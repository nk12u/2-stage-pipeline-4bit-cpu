==> flow/design.v <==
module ALU(
	input  clock,
	input  reset,
	input  [7:0] D_BUS,
	input  [3:0] in_port,
	output reg cflag,
	output [3:0] A_reg_out,
	output [3:0] B_reg_out,
	output [3:0] out_port
);
	wire load_A;
	wire load_B;
	wire load_OUT;
	wire load_GPR;
	wire gprload;
	wire [1:0] mux_sel;
	alu_ctrl alu_ctrl(
		.clock(clock),
		.reset(reset),
		.D_BUS(D_BUS[7:4]),
		.load_A(load_A),
		.load_B(load_B),
		.load_OUT(load_OUT),
		.load_GPR(load_GPR),
		.gprload(gprload),
		.mux_sel(mux_sel)
	);
	wire [3:0] mux_out;
	mux4x4 mux4x4(
		.s(mux_sel),
		.a(4'b0),
		.b(A_reg_out),
		.c(B_reg_out),
		.d(in_port),
		.out(mux_out)
	);
	wire [3:0] s;
	wire cflag_wire;
	full_adder full_adder(
		.A(mux_out),
		.B(D_BUS[3:0]),
		.cin(1'b0),
		.S(s),
		.cout(cflag_wire)
	);
	always @(posedge clock or negedge reset)
	begin
		if(!reset)
		begin
			cflag <= 0;
		end
		else
		begin
			cflag <= cflag_wire;
		end
	end
	wire [15:0] IN;
	demux demux(
		.IN(D_BUS[3:0]),
		.OUT(IN)
	);
	wire [15:0] gpr_mux_load_out;
	gpr_mux_load gpr_mux_load(
		.IN(IN),
		.load_GPR(load_GPR),
		.OUT(gpr_mux_load_out)
	);
	wire [3:0] q0, q1, q2, q3, q4, q5, q6, q7, q8, q9, qa, qb, qc, qd, qe, qf;
	register16 register16(
		.reset(reset),
		.clock(clock),
		.d(B_reg_out),
		.load(gpr_mux_load_out),
		.q0(q0),
		.q1(q1),
		.q2(q2),
		.q3(q3),
		.q4(q4),
		.q5(q5),
		.q6(q6),
		.q7(q7),
		.q8(q8),
		.q9(q9),
		.qa(qa),
		.qb(qb),
		.qc(qc),
		.qd(qd),
		.qe(qe),
		.qf(qf)
	);
	wire [3:0] GPR_out;
	mux4x16 mux4x16(
		.sel(D_BUS[3:0]),
		.q0(q0),
		.q1(q1),
		.q2(q2),
		.q3(q3),
		.q4(q4),
		.q5(q5),
		.q6(q6),
		.q7(q7),
		.q8(q8),
		.q9(q9),
		.qa(qa),
		.qb(qb),
		.qc(qc),
		.qd(qd),
		.qe(qe),
		.qf(qf),
		.out(GPR_out)
	);
	wire [3:0] y;
	mux4x2 mux4x2(
		.sel(gprload),
		.A(s),
		.B(GPR_out),
		.Y(y)
	);
	register A_reg(
		.reset(reset),
		.clock(clock),
		.load(load_A),
		.d(s),
		.q(A_reg_out)
	);
	register B_reg(
		.reset(reset),
		.clock(clock),
		.load(load_B),
		.d(y),
		.q(B_reg_out)
	);
	register out_reg(
		.reset(reset),
		.clock(clock),
		.load(load_OUT),
		.d(s),
		.q(out_port)
	);
endmodule
module CPU(
	input  clock,
	input  reset,
	input  [7:0] D_BUS,
	input  [3:0] in_port,
	output [11:0] address,
	output [3:0] A_reg_out,
	output [3:0] B_reg_out,
	output [3:0] out_port
);
	wire cflag;
	ALU ALU(
		.clock(clock),
		.reset(reset),
		.D_BUS(D_BUS),
		.in_port(in_port),
		.cflag(cflag),
		.A_reg_out(A_reg_out),
		.B_reg_out(B_reg_out),
		.out_port(out_port)
	);
	PCU PCU(
		.reset(reset),
		.clock(clock),
		.D_BUS(D_BUS),
		.cflag(cflag),
		.address(address)
	);
endmodule
module PCU(
	input  reset,
	input  clock,
	input  [7:0] D_BUS,
	input  cflag,
	output [11:0] address
);
	wire [3:0] q;
	wire load;
	register register(
		.reset(reset),
		.clock(clock),
		.load(1'b1),
		.d(D_BUS[3:0]),
		.q(q)
	);
	pc_ctrl pc_ctrl(
		.clock(clock),
		.reset(reset),
		.D_BUS(D_BUS[7:4]),
		.cflag(cflag),
		.load(load)
	);
	counter counter(
		.reset(reset),
		.clock(clock),
		.load(load),
		.d({q, D_BUS[7:0]}),
		.q(address)
	);
endmodule
module alu_ctrl(
    input  clock,
    input  reset,
    input  [7:4] D_BUS,
    output load_A,
    output load_B,
    output load_OUT,
    output load_GPR,
    output gprload,
    output [1:0] mux_sel
);
    reg state;
    always @(posedge clock or negedge reset)
    begin
        if(!reset)begin
            state <= 1'b0;
        end
        else begin
            state <= ~state & D_BUS[5] & D_BUS[6] & D_BUS[7];
        end
    end
    assign load_A     = ~state & ~D_BUS[6] & ~D_BUS[7];
    assign load_B     = ~state &  D_BUS[6] & ~D_BUS[7] |
                        ~state & ~D_BUS[4] &  D_BUS[5] & ~D_BUS[6] &  D_BUS[7];
    assign load_OUT   = ~state & ~D_BUS[5] & ~D_BUS[6] &  D_BUS[7];
    assign load_GPR   = ~state &  D_BUS[4] &  D_BUS[5] & ~D_BUS[6] &  D_BUS[7];
    assign gprload    = ~state & ~D_BUS[4] &  D_BUS[5] & ~D_BUS[6] &  D_BUS[7];
    assign mux_sel[0] = ~state &  D_BUS[4] & ~D_BUS[6] & ~D_BUS[7] |
                        ~state &  D_BUS[5] &  D_BUS[6] & ~D_BUS[7];
    assign mux_sel[1] = ~state &  D_BUS[5] & ~D_BUS[6] & ~D_BUS[7] |
                        ~state &  D_BUS[4] &  D_BUS[6] & ~D_BUS[7] |
                        ~state &  D_BUS[4] & ~D_BUS[6] &  D_BUS[7];
endmodule
module counter(
    input  reset,
    input  clock,
    input  load,
    input  [11:0] d,
    output [11:0] q,
    output carry
);
    reg [11:0] s;
    always @(posedge clock or negedge reset)
    begin
       if(!reset)
       begin
            s <= 12'b0;
       end
       else if(load)
       begin
            s <= d;
       end
       else
       begin
            s <= s + 1'b1;
       end
    end
    assign q = s;
    assign carry = (s == 12'hFFF);
endmodule
module demux(
    input  [3:0]  IN,
    output [15:0] OUT
);
    assign OUT = 16'b1 << IN;  
endmodule
module full_adder(
    input  [3:0] A,
    input  [3:0] B,
    input  cin,
    output [3:0] S,
    output cout,
);
    assign {cout, S} = A + B + cin;
endmodule
module gpr_mux_load(
    input  [15:0] IN,
    input  load_GPR,
    output [15:0] OUT
);
    assign OUT = load_GPR ? IN : 16'b0;
endmodule
module mux4x16(
    input  [3:0] sel,
    input  [3:0] q0,
    input  [3:0] q1,
    input  [3:0] q2,
    input  [3:0] q3,
    input  [3:0] q4,
    input  [3:0] q5,
    input  [3:0] q6,
    input  [3:0] q7,
    input  [3:0] q8,
    input  [3:0] q9,
    input  [3:0] qa,
    input  [3:0] qb,
    input  [3:0] qc,
    input  [3:0] qd,
    input  [3:0] qe,
    input  [3:0] qf,
    output [3:0] out
);
    assign out = (sel == 4'b0000) ? q0 
               : (sel == 4'b0001) ? q1 
               : (sel == 4'b0010) ? q2
               : (sel == 4'b0011) ? q3
               : (sel == 4'b0100) ? q4
               : (sel == 4'b0101) ? q5
               : (sel == 4'b0110) ? q6
               : (sel == 4'b0111) ? q7
               : (sel == 4'b1000) ? q8
               : (sel == 4'b1001) ? q9
               : (sel == 4'b1010) ? qa
               : (sel == 4'b1011) ? qb
               : (sel == 4'b1100) ? qc
               : (sel == 4'b1101) ? qd
               : (sel == 4'b1110) ? qe
               : qf;
endmodule
module mux4x2(
    input  sel,
    input  [3:0] A,
    input  [3:0] B,
    output [3:0] Y
);
    assign Y = sel ? B : A;
endmodule
module mux4x4(
    input  [1:0] s,
    input  [3:0] a,
    input  [3:0] b,
    input  [3:0] c,
    input  [3:0] d,
    output [3:0] out
);
    assign out = (s == 2'b00) ? a 
               : (s == 2'b01) ? b 
               : (s == 2'b10) ? c
               : d;
endmodule
module pc_ctrl(
    input  clock,
    input  reset,
    input  [7:4] D_BUS,
    input  cflag,
    output load
);
    reg [1:0] state;
    always @(posedge clock or negedge reset)
    begin
        if(!reset)
            state <= 2'b00;
        else
        begin
            state[0] <= ~state[0] & ~state[1] & ~D_BUS[4] & D_BUS[5] & D_BUS[6] & D_BUS[7] &  cflag;
            state[1] <= ~state[0] & ~state[1] & ~D_BUS[4] & D_BUS[5] & D_BUS[6] & D_BUS[7] & ~cflag |
                        ~state[0] & ~state[1] &  D_BUS[4] & D_BUS[5] & D_BUS[6] & D_BUS[7];
        end
    end
    assign load = state[1];
endmodule
module register(
    input  reset,
    input  clock,
    input  load,
    input  [3:0] d,
    output [3:0] q
);
    reg [3:0] s;
    always @(posedge clock or negedge reset)
    begin
        if (!reset)
        begin
            s <= 4'b0;
        end 
        else if(load)
        begin
            s <= d;
        end
        else
        begin
            s <= s;
        end
    end
    assign q = s;
endmodule
module register16(
    input  reset,
    input  clock,
    input  [3:0] d,
    input  [15:0] load,
    output [3:0] q0,
    output [3:0] q1,
    output [3:0] q2,
    output [3:0] q3,
    output [3:0] q4,
    output [3:0] q5,
    output [3:0] q6,
    output [3:0] q7,
    output [3:0] q8,
    output [3:0] q9,
    output [3:0] qa,
    output [3:0] qb,
    output [3:0] qc,
    output [3:0] qd,
    output [3:0] qe,
    output [3:0] qf
);
    register gpreg0(
        .reset(reset),
        .clock(clock),
        .load(load[0]),
        .d(d),
        .q(q0)
    );
    register gpreg1(
        .reset(reset),
        .clock(clock),
        .load(load[1]),
        .d(d),
        .q(q1)
    );
    register gpreg2(
        .reset(reset),
        .clock(clock),
        .load(load[2]),
        .d(d),
        .q(q2)
    );
    register gpreg3(
        .reset(reset),
        .clock(clock),
        .load(load[3]),
        .d(d),
        .q(q3)
    );
    register gpreg4(
        .reset(reset),
        .clock(clock),
        .load(load[4]),
        .d(d),
        .q(q4)
    );
    register gpreg5(
        .reset(reset),
        .clock(clock),
        .load(load[5]),
        .d(d),
        .q(q5)
    );
    register gpreg6(
        .reset(reset),
        .clock(clock),
        .load(load[6]),
        .d(d),
        .q(q6)
    );
    register gpreg7(
        .reset(reset),
        .clock(clock),
        .load(load[7]),
        .d(d),
        .q(q7)
    );
    register gpreg8(
        .reset(reset),
        .clock(clock),
        .load(load[8]),
        .d(d),
        .q(q8)
    );
    register gpreg9(
        .reset(reset),
        .clock(clock),
        .load(load[9]),
        .d(d),
        .q(q9)
    );
    register gpregA(
        .reset(reset),
        .clock(clock),
        .load(load[10]),
        .d(d),
        .q(qa)
    );
    register gpregB(
        .reset(reset),
        .clock(clock),
        .load(load[11]),
        .d(d),
        .q(qb)
    );
    register gpregC(
        .reset(reset),
        .clock(clock),
        .load(load[12]),
        .d(d),
        .q(qc)
    );
    register gpregD(
        .reset(reset),
        .clock(clock),
        .load(load[13]),
        .d(d),
        .q(qd)
    );
    register gpregE(
        .reset(reset),
        .clock(clock),
        .load(load[14]),
        .d(d),
        .q(qe)
    );
    register gpregF(
        .reset(reset),
        .clock(clock),
        .load(load[15]),
        .d(d),
        .q(qf)
    );
endmodule
Reports on CPU:

What the tools print for CPU, step after step.
Line numbers count from 1 in the design file above.
Library cell names are shortened.
A cell with -- has no value.

* design top: CPU
* clock: clock
* cell library: sky130hd
* corner: tt_025C_1v80

After elaboration:

Source: Yosys, flattened and elaborated, memories not mapped. Widths are those after wreduce; folded enables and synchronous resets count as part of the registers. Registers that Yosys merges into a memory's read port (data or address) are not register bits. Print and check cells do not count. Equal cells are merged and count once.

* $add $sub $neg: 2
* bitwise logic cells: 50
* shifts and indexed selects: 1
* eq/ne operators: 16
* reductions and logical operators: 2
* multiplexer cells: 21

Operators with widths (number)
* 4-bit 2-to-1 mux: 19
* 1-bit bitwise AND: 37
* 4-bit == test (second input constant): 7
* 1-bit by 4-bit << shifter with 16-bit output (first input constant): 1
* 4-bit by 3-bit == test with 1-bit output (second input constant): 4
* 16-bit 2-to-1 mux: 1
* 12-bit by 1-bit adder with 12-bit output (second input constant): 1
* 12-bit 2-to-1 mux: 1
* 1-bit NOT: 8
* 4-bit by 2-bit == test with 1-bit output (second input constant): 2
* 1-bit OR: 5
* 4-bit by 4-bit adder with 5-bit output: 1
* 4-bit by 1-bit == test with 1-bit output (second input constant): 1
* 4-bit zero test: 1
* 2-bit by 1-bit == test with 1-bit output (second input constant): 1
* 2-bit == test (second input constant): 1
* 2-bit zero test: 1

* register bits: 96
* input port bits: 14
* elaborated cells: 116

Depth:

Longest topological path by Yosys (ltp), each cell counted once; first at word level (registers and memories cut), then after technology mapping (sequential cells cut; the memories' decode and read muxes count).

* depth in word-level cells: 17
* ABC_AREA: 0
* depth in mapped cells: 13
* mapped depth without buffers: 12

Synthesis result:

Source: synth_stat.txt of the flow (Yosys; design flattened, memories mapped). It holds for the ABC_AREA given above (unset counts as 0); a run with the other value may have another netlist.
The area totals of this step are shown rounded.

Cells by type (number)
* dfrtp_1: 96
* mux2_2: 73
* nand2_1: 40
* mux2i_1: 13
* o21ai_0: 26
* a21oi_1: 19
* nor2_1: 23
* nand3_1: 13
* ha_1: 5
* nand2b_1: 10
* xnor2_1: 6
* nor2b_1: 8
* clkbuf_1: 13
* o2bb2ai_1: 5
* xor2_1: 5
* buf_2: 8
* inv_1: 10
* o211ai_1: 5

Other cell types: 47; their cells: 92.

* flip-flop cells: 96
* mapped cells: 470
* area of sequential cells: 2400 um^2
* buffer cells: 30
* cell area after synthesis: 5090 um^2

The figures by module come from a second, unflattened synthesis with its own total; it is not the netlist above.

* cells (unflattened synthesis): 440
* area total of the unflattened synthesis: 5310 um^2

Rows give one instance, submodules left out.

Modules
* register: area 145 um^2, cells 8, instances 20
* mux4x16: area 861 um^2, cells 125, instances 1
* counter: area 648 um^2, cells 69, instances 1
* demux: area 226 um^2, cells 20, instances 1
* full_adder: area 144 um^2, cells 16, instances 1
* alu_ctrl: area 128 um^2, cells 16, instances 1
* gpr_mux_load: area 126 um^2, cells 17, instances 1
* mux4x4: area 105 um^2, cells 4, instances 1
* pc_ctrl: area 93.8 um^2, cells 6, instances 1
* mux4x2: area 45.0 um^2, cells 4, instances 1
* ALU: area 28.8 um^2, cells 2, instances 1
* PCU: area 3.8 um^2, cells 1, instances 1
* CPU: area 0.0 um^2, cells 0, instances 1
* register16: area 0.0 um^2, cells 0, instances 1

Path before layout:

Source: OpenSTA report_checks on the synthesized netlist (no wires, ideal clock, input and output delay 20% of the period each), path of least setup slack; recovery checks are left aside. Register names are those of the netlist, which keeps one name where synthesis merged equal registers.

* kind: input port to flip-flop
* start point: input D_BUS[6]
* end point: register ALU.B_reg.s[2]
* launch time at the first pin: 0.756 ns
* input delay: 0.756 ns
* delay of the path: 2.540 ns
* period: 3.78 ns
* arrival time: 3.163 ns
* setup time: 0.133 ns
* buffers on the path: 1
* driving pins on the path: 13
* path slack: 0.484 ns
* synthesis period reached: 3.296 ns

"delay of the path" = arrival - input delay + setup time.
"driving pins on the path": output pins that drive a net of the path, with the launching flip-flop's if there is one; two outputs of one cell count as two.
"synthesis period reached" = period - worst setup slack (recovery checks aside). The figure is calculated, with input and output delays left at 20% of the set period.
The rows between start and end are the longest chain of elaborated cells between them; the timing report does not say that the signal goes this way. Where chains are equally long, one stands for them.
A line is the first line of the expression or statement that the cell stems from. Yosys adds cells for indexed reads and writes and turns some case tables into memories.
A register here has more assigning lines than the two given.

* cell sequence: clkbuf_1 -> nand2_1 -> o211a_1 -> a211o_1 -> nor2b_1 -> o2bb2ai_1 -> ha_1 -> fa_1 -> xnor2_1 -> nand2_1 -> a21oi_1 -> nor4b_1 -> a211oi_1
* length of the longest elaborated chain: 11

RTL lines, path post-synthesis
* from (decl): line 144 `input [7:0] D_BUS,`
* 1-bit NOT: line 230 `assign mux_sel[1] = ~state &  D_BUS[5] & ~D_BUS[6] & ~D_BUS[7] |`
* 1-bit bitwise AND (2 in a row): line 230
* 1-bit OR (2 in a row): line 230
* 2-bit == test: line 338 `: (s == 2'b10) ? c`
* 4-bit 2-to-1 mux: line 338
* 4-bit 2-to-1 mux: line 337 `: (s == 2'b01) ? b`
* 4-bit 2-to-1 mux: line 336 `assign out = (s == 2'b00) ? a`
* 4-bit by 4-bit adder with 5-bit output: line 274 `assign {cout, S} = A + B + cin;`
* 4-bit 2-to-1 mux: line 326 `assign Y = sel ? B : A;`
* to (assign): line 378 `s <= d;`
* to (assign): line 382 `s <= s;`
* to (decl): line 369 `reg [3:0] s;`

Timing after layout:

Path of least setup slack in the final report of entry A (OpenROAD, finished layout, wires in). Where an end is a register, its clock arrival counts in the times.

* kind: input port to flip-flop
* start point: input D_BUS[6]
* end point: register ALU.B_reg.s[2]
* buffers on the path: 1
* arrival time: 4.28 ns
* driving pins on the path: 13
* setup time: 0.13 ns
* input delay: 1.09 ns
* path slack: 1.39 ns
* period: 5.43 ns
* launch time at the first pin: 1.09 ns

The rows between start and end are the longest chain of elaborated cells between them; the timing report does not say that the signal goes this way. Where chains are equally long, one stands for them.
A register here has more assigning lines than the two given.

* cell sequence: clkdlybuf4s50_1 -> nand2_1 -> o211a_1 -> a211o_1 -> nor2b_1 -> o2bb2ai_1 -> ha_1 -> fa_1 -> xnor2_1 -> nand2_1 -> a21oi_1 -> nor4b_1 -> a211oi_1
* length of the longest elaborated chain: 11

RTL lines, path after layout
* from (decl): line 144 `input [7:0] D_BUS,`
* 1-bit NOT: line 230 `assign mux_sel[1] = ~state &  D_BUS[5] & ~D_BUS[6] & ~D_BUS[7] |`
* 1-bit bitwise AND (2 in a row): line 230
* 1-bit OR (2 in a row): line 230
* 2-bit == test: line 338 `: (s == 2'b10) ? c`
* 4-bit 2-to-1 mux: line 338
* 4-bit 2-to-1 mux: line 337 `: (s == 2'b01) ? b`
* 4-bit 2-to-1 mux: line 336 `assign out = (s == 2'b00) ? a`
* 4-bit by 4-bit adder with 5-bit output: line 274 `assign {cout, S} = A + B + cin;`
* 4-bit 2-to-1 mux: line 326 `assign Y = sel ? B : A;`
* to (assign): line 378 `s <= d;`
* to (assign): line 382 `s <= s;`
* to (decl): line 369 `reg [3:0] s;`

==> results <==
Module CPU, platform sky130hd: 2 stored runs of the flow (Yosys, OpenROAD) with differing settings, in no particular order. Input and output delays are each 20% of the period that was set; the output load is 0.01 pF.
"achieved period": clock period set for the run, less the worst setup slack. It is reckoned from that one timing run; input and output delays stay at 20% of the period that was set.
"power consumption": no workload was simulated; the value follows from the tool's default switching activity.
The measured numbers are rounded.

### Entry A

Settings: `period_ns=5.43`, `CORE_UTILIZATION=59`, `PLACE_DENSITY_LB_ADDON=0.03`, `CORE_ASPECT_RATIO=0.77`, `CORE_MARGIN=3`, `GPL_ROUTABILITY_DRIVEN=1`, `CTS_CLUSTER_DIAMETER=204`, `SLEW_MARGIN=5`, `MAX_ROUTING_LAYER=met4`, `CAP_MARGIN=20`

- Cell area after synthesis: 5090 um^2
- Die area: 9790 um^2
- Std-cell area (final layout): 5670 um^2
- Worst slack on setup checks: 1.39 ns
- Total negative setup slack: 0.000 ns
- Power consumption: 1.99 mW
- Achieved period: 4.042 ns

### Entry B

Settings: `period_ns=2.23`, `CAP_MARGIN=20`, `CORE_MARGIN=2`, `CORE_UTILIZATION=40`, `SLEW_MARGIN=20`

- Cell area after synthesis: 5090 um^2
- Die area: 13600 um^2
- Std-cell area (final layout): 6680 um^2
- Worst slack on setup checks: -0.306 ns
- Total negative setup slack: -1.32 ns
- Power consumption: 5.66 mW
- Achieved period: 2.536 ns
